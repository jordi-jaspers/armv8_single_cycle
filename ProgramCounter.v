==> flow/design.v <==
module ProgramCounter (NextPC, CurrentPC, SignExt, Branch, ALUZero, Clk, Rst);
input [63:0] CurrentPC;
input [63:0] SignExt;  
input Rst;
input Clk;         
input Branch;
input ALUZero;
output reg [63:0] NextPC;
always @ (posedge Clk)
begin
    if(Rst == 1)                                 
        NextPC <= 0;
    else if (Branch)				 
    begin			    
	 if(ALUZero)       
        	NextPC = CurrentPC + (SignExt << 2);
    	 else
		NextPC = CurrentPC + 4;
    end
    else
        NextPC <= CurrentPC + 4;
end
endmodule
# == Step by step through the tools: ProgramCounter ==
# The steps from the RTL of ProgramCounter to its reports follow in flow order.
# Line numbers count from 1 in the design file above.
# Operators carry their Yosys type and port widths (W data, S select, Z words).
# Cell names lack the library's common part.
# The mark n/a stands for no value.
# setup
top,ProgramCounter
clk_port,Clk
cell_library,sky130hd
pvt_corner,tt_025C_1v80

# == Elaborated design ==
# Counts by Yosys on the flattened word-level netlist (proc, flatten, opt, wreduce; memories kept). Register bits leave out memories and registers merged into their read ports (data or address); mux counts leave out enables and synchronous resets folded into registers. Print and check cells are left out. Cells with the same type and inputs are merged into one.
# word_totals
output_inout_bits,64
inputBits,132
regBits,64
word_cells,5
# classes
mux,2
add_sub_neg,2
# ops
op,count
$mux W64,2
$add A64 B3 Y64 const B,1
$add A64 B64 Y64,1

# == Depth ==
# Depth = most cells in a row (Yosys ltp): at word level without a register or memory, in the mapped netlist without a sequential cell, where the memories' decode and read muxes count.
# depth
depth_word,3
abc_area,0
depth_mapped,12

# == After synthesis ==
# Source: synth_stat.txt of the flow (Yosys; design flattened, memories mapped). It holds for the ABC_AREA given above (unset counts as 0); a run with the other value may have another netlist.
# by_type
cell,count
dfxtp_1,64
ha_1,62
xnor2_1,63
xor2_1,51
nor2_1,112
a211oi_1,50
a21oi_1,75
nand2_1,85
a21o_1,36
o21ai_0,44
and3_1,21
nand4_1,19
nand3_1,23
clkbuf_1,26
o21bai_1,11
a31oi_1,13
inv_1,21
o21a_1,9
# Other cell types: 51; their cells: 118.
# mapped
buf_cells,34
cell_count,903
mapped_area_um2,6771.5
ffs,64

# == Path before layout ==
# OpenSTA on the mapped netlist: ideal clock, no wires. The path of least setup slack (recovery checks aside). Input and output delay are each 20% of the period. Register names are those of the netlist, which keeps one name where synthesis merged equal registers.
# synth_timing
path_kind,input port to flip-flop
from,input CurrentPC[2]
to,register NextPC[50]
arrival_time_ps,3948
tclk_ps,7390
path_stages,12
delay_ps,2556
required_time_ps,7304
n_path_buf,0
path_slack_ps,3356
synth_period_reached_ps,4034
# "delay_ps" = arrival - input delay + setup time.
# "path_stages" counts driving pins, that of a launching flip-flop among them; a cell with two outputs on the path counts twice.
# "synth_period_reached_ps" is the clock period less the worst setup slack; recovery checks do not enter. This is arithmetic on one report: input and output delays are still those of the set period (20% each).
# Between the ends stands the longest chain of elaborated cells between them, by number of cells; it is not shown to be the way that was timed. Of several equally long chains one is given.
# A line is the first line of the expression or statement that the cell stems from. Yosys adds cells for indexed reads and writes and turns some case tables into memories.
# At most two assigning lines are given for a register; there are more.
# synth_between
path_cell_list,ha_1 -> fa_1 -> a211oi_1 -> o21ai_0 -> o211ai_1 -> nand2_1 -> a31oi_1 -> o221ai_1 -> a41oi_1 -> o21bai_1 -> xnor2_1 -> a211oi_1
elab_chain_cells,3
cone_cells,4
cone_classes,2 x add/sub; 2 x mux
# synth_rtl
item,line_no,text
start: declaration,2,input [63:0] CurrentPC;
$add A64 B3 Y64,18,NextPC = CurrentPC + 4;
$mux W64,15,if(ALUZero)
$mux W64,13,else if (Branch)
end: assignment,16,NextPC = CurrentPC + (SignExt << 2);
end: assignment,18,
end: declaration,8,output reg [63:0] NextPC;

# == Timing after layout ==
# From the final timing report of run A: the path of least setup slack in the routed layout; clock arrival at registers is part of the times.
# The report prints the path's times to 10 ps; the period is as set.
# layout_timing
path_kind,input port to flip-flop
from,input CurrentPC[2]
to,register NextPC[50]
required_time_ps,5140
arrival_time_ps,4700
tclk_ps,4880
path_slack_ps,430
path_stages,13
n_path_buf,1
# Between the ends stands the longest chain of elaborated cells between them, by number of cells; it is not shown to be the way that was timed. Of several equally long chains one is given.
# At most two assigning lines are given for a register; there are more.
# layout_between
path_cell_list,clkdlybuf4s50_1 -> ha_1 -> fa_1 -> a211oi_1 -> o21ai_0 -> o211ai_1 -> nand2_1 -> a31oi_1 -> o221ai_1 -> a41oi_1 -> o21bai_1 -> xnor2_1 -> a211oi_1
elab_chain_cells,3
cone_cells,4
cone_classes,2 x add/sub; 2 x mux
# layout_rtl
item,line_no,text
start: declaration,2,input [63:0] CurrentPC;
$add A64 B3 Y64,18,NextPC = CurrentPC + 4;
$mux W64,15,if(ALUZero)
$mux W64,13,else if (Branch)
end: assignment,16,NextPC = CurrentPC + (SignExt << 2);
end: assignment,18,
end: declaration,8,output reg [63:0] NextPC;

# Flow measurements of ProgramCounter on sky130hd: 2 stored runs with different settings, listed in no order. Input and output delays are each 20% of the period that was set; the output load is 0.01 pF.
# "period_less_ws_ps" is the run's clock period less its worst setup slack. It is reckoned from that one timing run; input and output delays stay at 20% of the period that was set.
# "timing.worst_path_ps" means the part of the period allowed to the worst setup path (the constraints hold back 20% at inputs and 20% at outputs) less its slack; where the path has registers, the arrival times of their clocks count too.
# "design_power_mw" rests on the timing tool's default activity at the inputs, not on a simulated workload.
# "timing.worst_path_ps" is given in steps of 10 ps.
# A setting shown as -- is not set for that run.
# Among the results, -- means that no value is shown for the run.
run,period_ns,CAP_MARGIN,CORE_MARGIN,CORE_UTILIZATION,SLEW_MARGIN,SETUP_SLACK_MARGIN,HOLD_SLACK_MARGIN,TNS_END_PERCENT,MAX_ROUTING_LAYER,period_less_ws_ps,total_die_area_um2,design_power_mw,synthesis_area_um2,finish.utilization_pct,timing.worst_path_ps,critical_path_kind,fin_ws_ps,worst_hold_slack_ps,tns_setup_ps
run A,4.88,20,2,40,20,--,--,--,--,4446,17985.5,2.236,6771.5,56.0,3470,input port to flip-flop,434,1193,0
run B,6.39,20,2,69,20,1.23,0.23,10,met5,--,--,--,--,--,--,--,--,--,--
# Run B: not finished: placement ended with error GPL-0301
